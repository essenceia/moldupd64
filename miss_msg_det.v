==> flow/design.v <==
module miss_msg_det #(
	parameter SEQ_NUM_W = 64,
	parameter SID_W     = 80,
	parameter ML_W      = 16,
	parameter SID_GAP_MAX_IDX = SEQ_NUM_W-1	
)(
	input clk,
	input nreset,
	input                 v_i,
	input [SID_W-1:0]     sid_i,
	input [SEQ_NUM_W-1:0] seq_num_i,
	input [ML_W-1:0]      msg_cnt_i,
	input                 eos_i,  
	output logic                 miss_seq_num_v_o,
	output logic [SID_W-1:0]     miss_seq_num_sid_o,
	output logic [SEQ_NUM_W-1:0] miss_seq_num_start_o,	
	output logic [SEQ_NUM_W-1:0] miss_seq_num_cnt_o,
	output logic                 miss_sid_v_o,
	output logic [SID_W-1:0]     miss_sid_start_o,
	output logic [SEQ_NUM_W-1:0] miss_sid_seq_num_start_o,
	output logic [SID_W-1:0]     miss_sid_cnt_o,
	output logic [SEQ_NUM_W-1:0] miss_sid_seq_num_end_o
);
reg   [SID_W-1:0] sid_q;
logic [SID_W-1:0] sid_next;
logic [SID_W-1:0] sid_add;
logic             sid_add_v;
logic             sid_add_overflow;
logic             sid_loop;
logic             sid_lt;
logic             sid_gap_v;
logic [SID_W-1:0] sid_gap;
logic             sid_match;
reg   [SEQ_NUM_W-1:0] seq_q;
logic [SEQ_NUM_W-1:0] seq_next;
logic [SEQ_NUM_W-1:0] seq_add;
logic                 seq_add_overflow;
logic                 seq_add_v;
logic                 seq_gap_v;
logic [SEQ_NUM_W-1:0] seq_gap;
logic [SEQ_NUM_W-1:0] seq_gap_add;
logic                 seq_gap_add_overflow;
logic                 seq_lt;  
logic [ML_W:0] msg_cnt_add_one;
assign { sid_add_overflow, sid_add } = sid_q + { {SID_W-1{1'b0}}, 1'b1};
assign sid_add_v = eos_i;
assign sid_gap   = sid_i - sid_q;
assign sid_gap_v = ~(|sid_gap[SID_W-1:SID_GAP_MAX_IDX]);  
assign sid_lt    = sid_gap_v & ( sid_q < sid_i );
assign sid_next  = sid_add_v ? sid_add : 
				   sid_lt ? sid_i : sid_q;
always @(posedge clk) begin
	if ( ~nreset ) begin
		sid_q <= {SID_W{1'b0}};
	end else if ( v_i ) begin
		sid_q <= sid_next;
	end
end
assign miss_sid_v_o     = sid_lt & v_i;
assign miss_sid_start_o = sid_q;
assign miss_sid_cnt_o   = sid_gap;
assign miss_sid_seq_num_start_o = seq_q;
assign miss_sid_seq_num_end_o   = seq_num_i;
assign msg_cnt_add_one = msg_cnt_i + {{ML_W-1{1'b0}}, 1'b1}; 
assign { seq_add_overflow,     seq_add     } = seq_q     + { {SEQ_NUM_W-ML_W-1{1'b0}}, msg_cnt_add_one };
assign { seq_gap_add_overflow, seq_gap_add } = seq_num_i + { {SEQ_NUM_W-ML_W-1{1'b0}}, msg_cnt_add_one }; 
assign sid_match = sid_q == sid_i;
assign seq_gap   = seq_num_i - seq_q;
assign seq_lt    = seq_q < seq_num_i;
assign seq_gap_v = seq_lt & v_i;  
assign seq_next = eos_i ? '0 : seq_gap_v ? seq_gap_add : seq_add;
always @(posedge clk) begin
	if ( ~nreset ) begin
		seq_q <= '0;
	end else if( v_i ) begin
		seq_q <= seq_next;
	end
end
assign miss_seq_num_v_o     = seq_gap_v & sid_match;
assign miss_seq_num_sid_o   = sid_q;
assign miss_seq_num_start_o = seq_q;
assign miss_seq_num_cnt_o   = seq_gap; 
endmodule
### Tool chain data of miss_msg_det

The steps from the RTL of miss_msg_det to its reports follow in flow order.
Line numbers count from 1 in the design file above.
Library cell names are shortened.
A cell with - has no value.

* design top: miss_msg_det
* clock: clk
* library: sky130hd
* timing corner: tt_025C_1v80

### Elaborated design

Source: Yosys, flattened and elaborated, memories not mapped. Widths are those after wreduce. Registers that Yosys merges into a memory's read port (data or address) are not register bits. Print and check cells do not count. Equal cells are merged and count once.

* output and inout port bits: 498
* input port bits: 164
* bits in registers: 144
* word-level cells: 23

* $lt $le $gt $ge: 2
* equal/unequal tests: 1
* bitwise operators: 5
* multiplexer cells: 4
* reductions and logical operators: 3
* $add $sub $neg: 6

Operator list (count)
* two-way mux 80 bit: 2
* adder 64 x 17 -> 64 bit: 2
* two-way mux 64 bit: 2
* adder 80 x 1 -> 80 bit with constant B: 1
* subtractor 80 bit: 1
* < comparator 80 bit: 1
* equality test 80 bit: 1
* subtractor 64 bit: 1
* < comparator 64 bit: 1
* adder 16 x 1 -> 17 bit with constant B: 1
* OR reduction 17 bit: 1
* bitwise AND 1 bit: 4
* AND reduction 2 bit: 1
* nonzero test 2 bit: 1
* inverter 1 bit: 1

### Logic depth

Yosys ltp: most cells in a row. Word level: on the elaborated netlist, between registers, memories and ports. Mapped: between sequential cells and ports; inverters and the memories' decode and read muxes count.

* depth in word-level cells: 6
* ABC_AREA: 0
* depth in mapped cells: 33
* depth with buffers taken out: 28

### Mapped cells and area

The flow's flattened synthesis, as Yosys stat reports it; memories are mapped. The netlist is that of the ABC_AREA named above (0 if unset); the other value can give another one.

* mapped area: 21848.5 µm²
* cell count: 3199
* mapped flip-flops: 144
* sequential part of the area: 2882.8 µm²
* buffers: 356

Cell types
* dfxtp_1: count 144, total area 2.88E+03 µm²
* ha_1: count 163, total area 2.04E+03 µm²
* buf_4: count 212, total area 1.59E+03 µm²
* a21oi_1: count 309, total area 1.55E+03 µm²
* nand2_1: count 304, total area 1.14E+03 µm²
* o21ai_0: count 224, total area 1.12E+03 µm²
* xnor2_1: count 113, total area 989.699 µm²
* nor2_1: count 233, total area 874.589 µm²
* inv_1: count 206, total area 773.242 µm²
* xor2_1: count 81, total area 709.43 µm²
* nand3_1: count 132, total area 660.634 µm²
* a21o_1: count 78, total area 585.562 µm²
* nand4_1: count 91, total area 569.296 µm²
* nor3_1: count 91, total area 455.437 µm²
* clkbuf_1: count 95, total area 356.592 µm²
* a31oi_1: count 51, total area 319.056 µm²
* o21a_1: count 41, total area 307.795 µm²
* o221a_2: count 26, total area 292.781 µm²

Other cell types: 83; their cells: 605.

### Worst setup path after synthesis

Path of least setup slack by OpenSTA after synthesis, without wires, with an ideal clock, recovery checks aside; 20% of the period is set as input and as output delay. Where synthesis merged equal registers, the netlist keeps one of their names.

* path kind: input -> register
* from: input seq_num_i[0]
* to: register seq_q[37]
* time at the first pin: 1322 ps
* path delay: 5711 ps
* slack: -424 ps
* driving pins on the path: 28
* buffers on the path: 4
* setup time: 79 ps
* data required time: 6531 ps
* period: 6610 ps
* arrival: 6954 ps
* external input delay: 1322 ps
* synthesis period reached: 7034 ps

"path delay" = arrival - input delay + setup time.
"driving pins on the path": output pins that drive a net of the path, with the launching flip-flop's if there is one; two outputs of one cell count as two.
"synthesis period reached" is the clock period less the worst setup slack; recovery checks do not enter. This is arithmetic on one report: input and output delays are still those of the set period (20% each).
Between the ends stands the longest chain of elaborated cells between them, by number of cells; it is not shown to be the way that was timed. Of several equally long chains one is given.
Each line given opens the expression or statement behind the cell; cells for indexed reads and writes are added by Yosys, which also makes memories of some case tables.

* path through: inv_1 -> ha_1 -> fa_1 -> nor2b_1 -> o211ai_1 -> a21oi_1 -> o21bai_1 -> a21oi_1 -> o21ba_2 -> o21ai_1 -> nand2_1 -> clkbuf_1 -> buf_1 -> buf_1 -> buf_1 -> nand2_1 -> o21ai_0 -> ha_1 -> a21o_1 -> a21oi_1 -> o21ai_0 -> a311o_1 -> o31a_1 -> a31oi_1 -> a21o_1 -> nor2b_1 -> a221o_1 -> o211ai_1
* length of the longest elaborated chain: 4
* elaborated cells between the ends (all ways): 5
* source lines of those cells: 4
* classes of those cells: add/sub (1); compare (1); mux (2); logic (1)

Ends and longest elaborated chain, after synthesis
* start, declared: line 11 `input [SEQ_NUM_W-1:0] seq_num_i,`
* < comparator 64 bit: line 69 `assign seq_lt    = seq_q < seq_num_i;`
* bitwise AND 1 bit: line 70 `assign seq_gap_v = seq_lt & v_i;`
* two-way mux 64 bit (2 in a row): line 71 `assign seq_next = eos_i ? '0 : seq_gap_v ? seq_gap_add : seq_add;`
* end, assigned: line 74 `seq_q <= '0;`
* end, assigned: line 76 `seq_q <= seq_next;`
* end, declared: line 34 `reg   [SEQ_NUM_W-1:0] seq_q;`

### Timing after layout

From the final timing report of stored run 1: the path of least setup slack in the routed layout; clock arrival at registers is part of the times.
The path's times are printed in steps of 10 ps; the period is the one set.

* path kind: input -> output
* from: input seq_num_i[0]
* to: output miss_seq_num_cnt_o[58]
* buffers on the path: 2
* driving pins on the path: 17
* slack: 530 ps
* output delay: 1890 ps
* time at the first pin: 1890 ps
* period: 9440 ps
* data required time: 7550 ps
* arrival: 7020 ps
* external input delay: 1890 ps

Between the ends stands the longest chain of elaborated cells between them, by number of cells; it is not shown to be the way that was timed. Of several equally long chains one is given.

* path through: clkdlybuf4s50_1 -> inv_1 -> ha_1 -> fa_1 -> nor2b_1 -> o211ai_1 -> a2111o_1 -> o211ai_1 -> a21oi_1 -> nor4_1 -> nor2_1 -> a21boi_0 -> nor4_1 -> o31ai_1 -> a2111oi_0 -> a211oi_1 -> clkdlybuf4s50_1
* length of the longest elaborated chain: 1
* elaborated cells between the ends (all ways): 1
* source lines of those cells: 1
* classes of those cells: add/sub (1)

Ends and longest elaborated chain, post-layout
* start, declared: line 11 `input [SEQ_NUM_W-1:0] seq_num_i,`
* subtractor 64 bit: line 68 `assign seq_gap   = seq_num_i - seq_q;`
* end, declared: line 17 `output logic [SEQ_NUM_W-1:0] miss_seq_num_cnt_o,`

Flow measurements of miss_msg_det on sky130hd: 2 stored runs with different settings, listed in no order. Input and output delays are each 20% of the period that was set; the output load is 0.01 pF.
"period reached" means the clock period less the worst setup slack. The figure is calculated, with input and output delays left at 20% of the set period.
"allowed time less slack (worst setup path)" is the time allowed to the run's worst setup path (the clock period less input and output delay, where it has them) less its slack. Clock arrival times count: a late capture clock shortens it, a late launch clock lengthens it.
"total design power" rests on the timing tool's default activity at the inputs, not on a simulated workload.
"allowed time less slack (worst setup path)" is known to 10 ps.

### Stored run 1

==> flow/run.sh <==
#!/bin/bash
# the make line also repeats the synthesis and layout settings of config.mk as NAME=value (left out here)
make -C /OpenROAD-flow-scripts/flow DESIGN_CONFIG=/design/flow/config.mk WORK_HOME=/design/flow/orfs CLKGATE_MAP_FILE= finish
==> flow/config.mk <==
export PLATFORM = sky130hd
export DESIGN_NAME = miss_msg_det
export DESIGN_NICKNAME = miss_msg_det
export VERILOG_FILES = /design/flow/design.v
export SDC_FILE = /design/flow/constraint.sdc
export NUM_CORES = 4
export LEC_CHECK = 0
export CAP_MARGIN = 5
export CELL_PAD_IN_SITES_DETAIL_PLACEMENT = 0
export CELL_PAD_IN_SITES_GLOBAL_PLACEMENT = 1
export CORE_ASPECT_RATIO = 0.8
export CORE_MARGIN = 3
export CORE_UTILIZATION = 35
export CTS_CLUSTER_SIZE = 50
export PLACE_DENSITY_LB_ADDON = 0.03
export SETUP_SLACK_MARGIN = -0.43
export SLEW_MARGIN = 20
==> flow/constraint.sdc <==
create_clock -name core_clock -period 9.44 [get_ports {clk}]
set_input_delay 1.8880 -clock core_clock [delete_from_list [all_inputs] [get_ports {clk}]]
set_output_delay 1.8880 -clock core_clock [all_outputs]
set_load 0.01 [all_outputs]

Results of stored run 1:
- Period reached: 8,907 ps
- Worst-case hold slack: 560 ps
- Allowed time less slack (worst setup path): 5,130 ps
- Critical path type: input -> output
- Final design utilization: 46.0%
- Die outline area: 65,477.0 µm²
- Post-route setup TNS: 0 ps
- Std-cell area (final layout): 28,225.8 µm²
- Cell area after synthesis: 21,848.5 µm²
- Total design power: 3.234 mW
- Setup slack of the worst path: 533 ps

### Stored run 2

==> flow/run.sh <==
#!/bin/bash
# the make line also repeats the synthesis and layout settings of config.mk as NAME=value (left out here)
make -C /OpenROAD-flow-scripts/flow DESIGN_CONFIG=/design/flow/config.mk WORK_HOME=/design/flow/orfs CLKGATE_MAP_FILE= finish
==> flow/config.mk <==
export PLATFORM = sky130hd
export DESIGN_NAME = miss_msg_det
export DESIGN_NICKNAME = miss_msg_det
export VERILOG_FILES = /design/flow/design.v
export SDC_FILE = /design/flow/constraint.sdc
export NUM_CORES = 4
export LEC_CHECK = 0
export CAP_MARGIN = 20
export CORE_ASPECT_RATIO = 1.9
export CORE_MARGIN = 2
export CORE_UTILIZATION = 70
export CTS_CLUSTER_SIZE = 37
export GPL_TIMING_DRIVEN = 1
export PLACE_DENSITY_LB_ADDON = 0.25
export SLEW_MARGIN = 20
==> flow/constraint.sdc <==
create_clock -name core_clock -period 7.42 [get_ports {clk}]
set_input_delay 1.4840 -clock core_clock [delete_from_list [all_inputs] [get_ports {clk}]]
set_output_delay 1.4840 -clock core_clock [all_outputs]
set_load 0.01 [all_outputs]

Outcome of stored run 2: stopped before the end: placement reported PPL-0024
