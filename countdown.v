==> flow/design.v <==
module countdown #(
	parameter CNT_W = 14,  
	parameter CNT_B = 14'b10011100010000  
)(
	input clk,
	input nreset,
	input        start_v_i,  
	output logic finished_o
);
reg   [CNT_W-1:0] cnt_q;
logic [CNT_W-1:0] cnt_next;
logic             zero;
assign zero     = ~|cnt_q; 
assign cnt_next = start_v_i ? CNT_B :
					zero ? '0 : cnt_q - {{CNT_W-1{1'b0}}, 1'd1};
always @(posedge clk)
begin
	if (~nreset ) begin
		cnt_q <= CNT_B;
	end else begin
		cnt_q <= cnt_next;
	end
end
assign finished_o = zero;
endmodule
* From RTL to reports: countdown
The steps from the RTL of countdown to its reports follow in flow order.
Lines are those of the file above, counted from 1.
Cell names lack the library's common part.
A cell with n/a has no value.
- Top module :: countdown
- Clock :: clk
- Library :: sky130hd
- Library corner :: tt_025C_1v80

* Word-level counts
Yosys after proc, flatten, opt, wreduce and memory -nomap, before mapping. Memory bits, and registers merged into a memory's read port (data or address), are not among the register bits. Print and check cells are not counted. Equal cells are merged and count once.
- Input port bits :: 3
- Word-level cells :: 10
- Output and inout bits :: 1
- Bits in registers :: 14
- Bitwise logic cells :: 2
- Muxes and demuxes :: 1
- Reductions and logical operators :: 4
- $add $sub $neg :: 1
** Operator list (number)
- 14-bit by 1-bit subtractor with 14-bit output (second input constant) :: 1
- 14-bit OR reduction :: 1
- 14-bit two-way mux :: 1
- 3-bit OR reduction :: 1
- 1-bit NOT :: 2
- 2-bit OR reduction :: 1
- 1-bit logical NOT :: 1

* Logic depth
Longest topological path by Yosys (ltp), each cell counted once; first at word level (registers and memories cut), then after technology mapping (sequential cells cut; the memories' decode and read muxes count).
- Word-level depth :: 3
- ABC_AREA :: 0
- Gate-level depth with buffers :: 7
- Gate-level depth less buffers :: 6

* Synthesis result
Source: synth_stat.txt of the flow (Yosys; design flattened, memories mapped). It holds for the ABC_AREA given above (unset counts as 0); a run with the other value may have another netlist.
** Cell types
- dfxtp_1 :: number 14, total area 280.269 sq um
- xnor2_1 :: number 7, total area 61.309 sq um
- nor2_1 :: number 12, total area 45.043 sq um
- or4_1 :: number 4, total area 30.029 sq um
- xor2_1 :: number 3, total area 26.275 sq um
- nor3_1 :: number 5, total area 25.024 sq um
- nor4_4 :: number 1, total area 21.27 sq um
- o21ai_0 :: number 4, total area 20.019 sq um
- or3_1 :: number 3, total area 18.768 sq um
- ha_1 :: number 1, total area 12.512 sq um
- nand2b_1 :: number 2, total area 12.512 sq um
- nor4_2 :: number 1, total area 12.512 sq um
- buf_6 :: number 1, total area 11.261 sq um
- nand4b_1 :: number 1, total area 8.758 sq um
- nor4b_1 :: number 1, total area 8.758 sq um
- or2_4 :: number 1, total area 8.758 sq um
- a21boi_0 :: number 1, total area 7.507 sq um
- buf_4 :: number 1, total area 7.507 sq um
Not listed: further types 5, cells in them 6.
- Synthesis area :: 648.1 sq um
- Sequential area :: 280.3 sq um
- Flip-flop cells :: 14
- Mapped cells :: 69
- Buffer cells :: 2

* Path before layout
OpenSTA on the mapped netlist: ideal clock, no wires. The path of least setup slack (recovery checks aside). Input and output delay are each 20% of the period. Register names are those of the netlist, which keeps one name where synthesis merged equal registers.
- Kind :: register to output
- Start point :: register cnt_q[9]
- End point :: output port finished_o
- Delay of the path :: 1.247 ns
- Data required time :: 2.704 ns
- Buffers on the path :: 0
- Arrival :: 1.247 ns
- Slack :: 1.457 ns
- Driving pins on the path :: 3
- Output delay :: 0.676 ns
- Clock period :: 3.38 ns
- Time at the first pin :: 0.000 ns
- Synthesis period reached :: 1.923 ns
"delay of the path" is the arrival time less input delay plus setup time.
A path that ends at an output port has no setup time.
"driving pins on the path" counts driving pins, that of a launching flip-flop among them; a cell with two outputs on the path counts twice.
"synthesis period reached" = period - worst setup slack (recovery checks aside). The figure is calculated, with input and output delays left at 20% of the set period.
The rows between start and end are the longest chain of elaborated cells between them; the timing report does not say that the signal goes this way. Where chains are equally long, one stands for them.
Each line given opens the expression or statement behind the cell; cells for indexed reads and writes are added by Yosys, which also makes memories of some case tables.
- Cells stage by stage :: dfxtp_1 or4_1 nor4_4
- Length of the longest elaborated chain :: 2
- Elaborated cells between the ends (all ways) :: 2
- RTL lines with such cells :: 1
- Those cells by class :: reduce/logical (2)
** RTL lines, path after synthesis
- start: declaration :: RTL line 10 : reg   [CNT_W-1:0] cnt_q;
- start: assignment :: RTL line 19 : cnt_q <= CNT_B;
- start: assignment :: RTL line 21 : cnt_q <= cnt_next;
- 14-bit OR reduction :: RTL line 13 : assign zero     = ~|cnt_q;
- 1-bit logical NOT :: RTL line 13
- end: declaration :: RTL line 8 : output logic finished_o

* Timing after layout
Path of least setup slack in the final report of run A (OpenROAD, finished layout, wires in). Where an end is a register, its clock arrival counts in the times.
- Kind :: register to output
- Start point :: register cnt_q[9]
- End point :: output port finished_o
- Clock period :: 2.11 ns
- Data required time :: 1.69 ns
- Driving pins on the path :: 4
- Arrival :: 1.56 ns
- Time at the first pin :: 0.24 ns
- Slack :: 0.13 ns
- Buffers on the path :: 1
- Output delay :: 0.42 ns
The rows between start and end are the longest chain of elaborated cells between them; the timing report does not say that the signal goes this way. Where chains are equally long, one stands for them.
- Cells stage by stage :: dfxtp_1 or4_1 nor4_4 clkbuf_2
- Length of the longest elaborated chain :: 2
- Elaborated cells between the ends (all ways) :: 2
- RTL lines with such cells :: 1
- Those cells by class :: reduce/logical (2)
** RTL lines, path after layout
- start: declaration :: RTL line 10 : reg   [CNT_W-1:0] cnt_q;
- start: assignment :: RTL line 19 : cnt_q <= CNT_B;
- start: assignment :: RTL line 21 : cnt_q <= cnt_next;
- 14-bit OR reduction :: RTL line 13 : assign zero     = ~|cnt_q;
- 1-bit logical NOT :: RTL line 13
- end: declaration :: RTL line 8 : output logic finished_o

Lab notebook: countdown

Measured data: module countdown, platform sky130hd, 2 stored runs of the flow under differing settings, order arbitrary. Input and output delays are each 20% of the period that was set; the output load is 0.01 pF.
"achieved clock period" is the run's clock period less its worst setup slack. It is reckoned from that one timing run; input and output delays stay at 20% of the period that was set.
By "time of the worst setup path" is meant the share of the clock period that the worst setup path is allowed (20% is reserved at inputs, 20% at outputs), minus its slack. Clock arrival times at its registers enter into it.

** Run A
- Settings :: period_ns=2.11; CORE_UTILIZATION=19; PLACE_DENSITY_LB_ADDON=0.17; CORE_ASPECT_RATIO=0.59; CELL_PAD_IN_SITES_GLOBAL_PLACEMENT=1; TNS_END_PERCENT=85; CAP_MARGIN=5; CORE_MARGIN=2; SLEW_MARGIN=20
- Mapped cell area after synthesis :: 648.1 sq um
- Area of the die :: 3910.5 sq um
- Standard-cell area after routing :: 885.9 sq um
- Worst slack on setup checks :: 0.132 ns
- Total negative slack on setup checks :: 0.000 ns
- Worst hold slack after layout :: 0.529 ns
- Achieved clock period :: 1.978 ns
- Time of the worst setup path :: 1.56 ns
- Kind of the worst setup path :: register to output

** Run B
- Settings :: period_ns=2.59; CORE_UTILIZATION=16; SETUP_SLACK_MARGIN=0.46; PLACE_DENSITY_LB_ADDON=0.07; CORE_ASPECT_RATIO=1.02; TNS_END_PERCENT=5; ABC_AREA=0; CTS_CLUSTER_SIZE=29; CTS_CLUSTER_DIAMETER=92; CAP_MARGIN=30; MIN_ROUTING_LAYER=met2; MAX_ROUTING_LAYER=met5; CORE_MARGIN=2; SLEW_MARGIN=20
- Mapped cell area after synthesis :: 648.1 sq um
- Area of the die :: 4576.1 sq um
- Standard-cell area after routing :: 813.3 sq um
- Worst slack on setup checks :: 0.505 ns
- Total negative slack on setup checks :: 0.000 ns
- Worst hold slack after layout :: 0.478 ns
- Achieved clock period :: 2.085 ns
- Time of the worst setup path :: 1.57 ns
- Kind of the worst setup path :: register to output
